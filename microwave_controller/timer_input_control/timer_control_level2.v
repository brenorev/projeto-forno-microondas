==> flow/design.v <==
module priority_encoder(
    keypad, enable_n,
    BCD_out, data_valid
);
    input wire [9:0] keypad;
    input wire enable_n;
    output reg [3:0] BCD_out;
    output wire data_valid;
    assign data_valid = ~enable_n && (keypad != 10'b00_0000_0000);
    always @(keypad, enable_n) begin
        if (~enable_n) begin
            if (keypad[9])
                BCD_out = 4'b1001;
            else if (keypad[8])
                BCD_out = 4'b1000;
            else if (keypad[7])
                BCD_out = 4'b0111;
            else if (keypad[6])
                BCD_out = 4'b0110;
            else if (keypad[5])
                BCD_out = 4'b0101;
            else if (keypad[4])
                BCD_out = 4'b0100;
            else if (keypad[3])
                BCD_out = 4'b0011;
            else if (keypad[2])
                BCD_out = 4'b0010;
            else if (keypad[1])
                BCD_out = 4'b0001;
            else if (keypad[0])
                BCD_out = 4'b0000;
            else
                BCD_out = 4'bxxxx;
        end
        else begin
            BCD_out = 4'bzzzz;
        end
    end
endmodule
module frequency_divide_by_100 (
    input in_clock,
    output reg out_clock
);
    reg [6:0] count;
    initial begin
        count <= 7'd0;
        out_clock = 1'b0;
    end
    always @(posedge in_clock) begin
        count <= count + 7'd1;
        if (count >= 7'd99) begin
            count <= 7'd0;
        end
        if (count < 7'd50) begin
            out_clock <= 1'b1;
        end else begin
            out_clock <= 1'b0;
        end
    end
endmodule
module debounce_delay(
    clock, clear,
    edge_out
);
    input clock, clear;
    output reg edge_out;
    reg [2:0] count;
    initial begin
        count <= 3'd7;
        edge_out <= 1'b0;
    end
    always @(posedge clock) begin
        if (clear == 1'b0) begin
            count <= 3'd0;
            edge_out <= 1'b0;
        end else begin
            if (count < 3'd7) begin
                count <= count + 3'd1;
            end else begin
                count <= 3'd7;
            end
            if (count == 3'd4) begin
                edge_out <= 1'b1;
            end
        end
    end
endmodule
module mux_2x1(
    input i0, i1, select,
    output F
);
    assign F = (i0 & ~select) || (i1 & select);
endmodule
module timer_control_level2(
    keypad, enable_n, clock_100Hz,
    D, load_n, pgt_1Hz
);
    input [9:0] keypad;
    input enable_n, clock_100Hz;
    output wire [3:0] D;
    output wire load_n, pgt_1Hz;
    wire clock_1Hz, data_valid, delayed_data_valid;
    priority_encoder encoder(.keypad(keypad), .enable_n(enable_n), .BCD_out(D), .data_valid(data_valid));
    frequency_divide_by_100 divide(.in_clock(clock_100Hz), .out_clock(clock_1Hz));
    debounce_delay delay(.clock(clock_100Hz), .clear(data_valid), .edge_out(delayed_data_valid));
    mux_2x1 mux(.i0(delayed_data_valid), .i1(clock_1Hz), .select(enable_n), .F(pgt_1Hz));
    assign load_n = ~data_valid;
endmodule
# --- Step by step through the tools: timer_control_level2 ---
# The steps from the RTL of timer_control_level2 to its reports follow in flow order.
# Line numbers count from 1 in the design file above.
# Operators carry their Yosys type and port widths (W data, S select, Z words).
# Cell names lack the library's common part.
design:
  design: "timer_control_level2"
  clk_port: "clock_100Hz"
  library: "sky130hd"
  lib_corner: "tt_025C_1v80"

# --- Word-level counts ---
# Yosys after proc, flatten, opt, wreduce and memory -nomap, before mapping. Enables and synchronous resets that opt folds into registers are not counted as muxes. Memory bits, and registers merged into a memory's read port (data or address), are not among the register bits. Print and check cells are not counted. Equal cells are merged and count once.
bits:
  ff_bits: 12
  input_bits: 12
  output_inout_bits: 6
  word_cells: 30
classes:
  n_addsub: 2
  compare: 3
  n_eq: 1
  muxes: 13
  bitwise: 4
  reduce_and_logical: 3
ops:
  columns: ["op", "n"]
  rows:
  - ["$mux W4", 11]
  - ["$reduce_bool A10 Y1", 1]
  - ["$add A7 B1 Y7 const B", 1]
  - ["$lt A7 B6 Y1 const B", 1]
  - ["$ge A7 B7 Y1 const B", 1]
  - ["$add A3 B1 Y3 const B", 1]
  - ["$lt A3 B3 Y1 const B", 1]
  - ["$eq A3 B3 Y1 const B", 1]
  - ["$mux W3", 1]
  - ["$and A1 B1 Y1", 2]
  - ["$not A1 Y1", 2]
  - ["$logic_and A1 B1 Y1", 1]
  - ["$logic_or A1 B1 Y1", 1]
  - ["$mux W1", 1]

# --- Logic depth ---
# Longest topological path by Yosys (ltp), each cell counted once; first at word level (registers and memories cut), then after technology mapping (sequential cells cut; the memories' decode and read muxes count).
logic_depth:
  ltp_word: 11
  abc_area: 0
  mapped_depth: 5
  ltp_nobuf: 5

# --- Netlist ---
# Source: synth_stat.txt of the flow (Yosys; design flattened, memories mapped). It holds for the ABC_AREA given above (unset counts as 0); a run with the other value may have another netlist.
types:
  columns: ["cell_type", "n", "area_total_um2"]
  rows:
  - ["dfxtp_1", 12, 240.23]
  - ["a21oi_1", 8, 40.038]
  - ["ha_1", 3, 37.536]
  - ["nor2_1", 10, 37.536]
  - ["nor4_4", 1, 21.27]
  - ["nand3_1", 4, 20.019]
  - ["inv_1", 5, 18.768]
  - ["xnor2_1", 2, 17.517]
  - ["xor2_1", 2, 17.517]
  - ["nand2_1", 4, 15.014]
  - ["nor4_2", 1, 12.512]
  - ["mux2_2", 1, 11.261]
  - ["a221o_1", 1, 10.01]
  - ["nor3_1", 2, 10.01]
  - ["nor3_2", 1, 10.01]
  - ["a31o_2", 1, 8.758]
  - ["or2_4", 1, 8.758]
  - ["a21boi_1", 1, 7.507]
# Not listed: further types 7, cells in them 7.
synth_totals:
  stdcells: 67
  area_um2: 589.3
  ffs: 12
# By module: a second synthesis without flattening, with its own total; a netlist apart from the flattened one above.
unflattened:
  hier_cells: 68
  hier_area_um2: 623.1
# Rows give one instance, submodules left out.
by_module:
  columns: ["mod", "instances", "cells", "area_um2"]
  rows:
  - ["frequency_divide_by_100", 1, 33, 347.8]
  - ["debounce_delay", 1, 18, 162.7]
  - ["priority_encoder", 1, 15, 93.8]
  - ["mux_2x1", 1, 1, 15.0]
  - ["timer_control_level2", 1, 1, 3.8]

# --- Worst setup path after synthesis ---
# Path of least setup slack by OpenSTA after synthesis, without wires, with an ideal clock, recovery checks aside; 20% of the period is set as input and as output delay. Where synthesis merged equal registers, the netlist keeps one of their names.
synth_timing:
  kind: "input to output"
  start: "input port keypad[9]"
  end: "output port load_n"
  period_ps: 1430
  input_delay_ps: 286
  out_delay_ps: 286
  t_first_pin_ps: 286
  t_arrival_ps: 872
  path_slack_ps: 272
  path_delay_ps: 586
  driving_pins: 3
  path_buffers: 0
  period_less_setup_slack_ps: 1158
# "path_delay_ps" = arrival - input delay + setup time.
# At an output port there is no setup time.
# "driving_pins" counts driving pins, that of a launching flip-flop among them; a cell with two outputs on the path counts twice.
# "period_less_setup_slack_ps" is the clock period less the worst setup slack; recovery checks do not enter. This is arithmetic on one report: input and output delays are still those of the set period (20% each).
# The rows between start and end are the longest chain of elaborated cells between them; the timing report does not say that the signal goes this way. Where chains are equally long, one stands for them.
# Each line given opens the expression or statement behind the cell; cells for indexed reads and writes are added by Yosys, which also makes memories of some case tables.
synth_between:
  cell_sequence: "or2_4 nor3_2 a31o_2"
  elab_chain_cells: 3
  cells_between: 3
  cone_classes: "logic: 1; reduce/logical: 2"
synth_lines:
  columns: ["item", "line", "rtl"]
  rows:
  - ["start, declared", 98, "input [9:0] keypad;"]
  - ["$reduce_bool A10 Y1", 9, "assign data_valid = ~enable_n && (keypad != 10'b00_0000_0000);"]
  - ["$logic_and A1 B1 Y1", 9, null]
  - ["$not A1 Y1", 107, "assign load_n = ~data_valid;"]
  - ["end, declared", 101, "output wire load_n, pgt_1Hz;"]

# --- Timing after layout ---
# Path of least setup slack in the final report of flow run A (OpenROAD, finished layout, wires in). Where an end is a register, its clock arrival counts in the times.
# The path's times are printed in steps of 10 ps; the period is the one set.
layout_timing:
  kind: "register to output"
  start: "register delay.edge_out"
  end: "output port pgt_1Hz"
  period_ps: 776
  out_delay_ps: 160
  t_first_pin_ps: 270
  t_arrival_ps: 990
  path_slack_ps: -370
  driving_pins: 3
  path_buffers: 1
# The rows between start and end are the longest chain of elaborated cells between them; the timing report does not say that the signal goes this way. Where chains are equally long, one stands for them.
layout_between:
  cell_sequence: "dfxtp_2 mux2_4 buf_6"
  elab_chain_cells: 2
  cells_between: 2
  cone_classes: "logic: 1; reduce/logical: 1"
layout_lines:
  columns: ["item", "line", "rtl"]
  rows:
  - ["start, declared", 66, "output reg edge_out;"]
  - ["start, assigned", 75, "edge_out <= 1'b0;"]
  - ["start, assigned", 83, "edge_out <= 1'b1;"]
  - ["$and A1 B1 Y1", 92, "assign F = (i0 & ~select) || (i1 & select);"]
  - ["$logic_or A1 B1 Y1", 92, null]
  - ["end, declared", 101, "output wire load_n, pgt_1Hz;"]

# Measured results for timer_control_level2: 2 stored runs of the Yosys and OpenROAD flow on sky130hd. The settings differ; the order carries no meaning. The constraints put input and output delay at 20% of the set period each and load the outputs with 0.01 pF.
# "achieved_clock_period_ps": clock period set for the run, less the worst setup slack. It is reckoned from that one timing run; input and output delays stay at 20% of the period that was set.
# "timing.worst_path_ps" means the part of the period allowed to the worst setup path (the constraints hold back 20% at inputs and 20% at outputs) less its slack; where the path has registers, the arrival times of their clocks count too.
# "power.total_mw" is the tool's figure for a default switching activity; nothing was simulated.
# "timing.worst_path_ps" is given in steps of 10 ps.
runs:
  - name: "flow run A"
    settings:
      period_ns: 0.776
      CORE_UTILIZATION: 29
      SETUP_SLACK_MARGIN: 0.08
      PLACE_DENSITY: 0.68
      ABC_AREA: 0
      GPL_TIMING_DRIVEN: 0
      GPL_ROUTABILITY_DRIVEN: 0
      CTS_CLUSTER_DIAMETER: 318
      CAP_MARGIN: 15
      SLEW_MARGIN: 15
      MAX_ROUTING_LAYER: "met5"
      CORE_MARGIN: 2
    results:
      synthesis_area_um2: 589.3
      achieved_clock_period_ps: 1146
      fin_hold_ws_ps: 467
      power.total_mw: 1.418
      timing.worst_path_ps: 990
      path_kind: "register to output"
      fin_tns_ps: -3975
      worstSetupSlack_ps: -370
      cell_area_final_um2: 1109.8
      fin_util_pct: 57.2
      design_die_area_um2: 2408.8
  - name: "flow run B"
    settings:
      period_ns: 1.25
      CORE_UTILIZATION: 27
      SETUP_SLACK_MARGIN: -0.05
      PLACE_DENSITY_LB_ADDON: 0.14
      CTS_CLUSTER_DIAMETER: 125
      SLEW_MARGIN: 5
      CAP_MARGIN: 20
      CORE_MARGIN: 2
    results:
      fin_util_pct: 44.4
      fin_hold_ws_ps: 494
      achieved_clock_period_ps: 1242
      fin_tns_ps: 0
      power.total_mw: 0.8336
      synthesis_area_um2: 589.3
      timing.worst_path_ps: 740
      path_kind: "input to output"
      cell_area_final_um2: 889.6
      design_die_area_um2: 2572.5
      worstSetupSlack_ps: 8
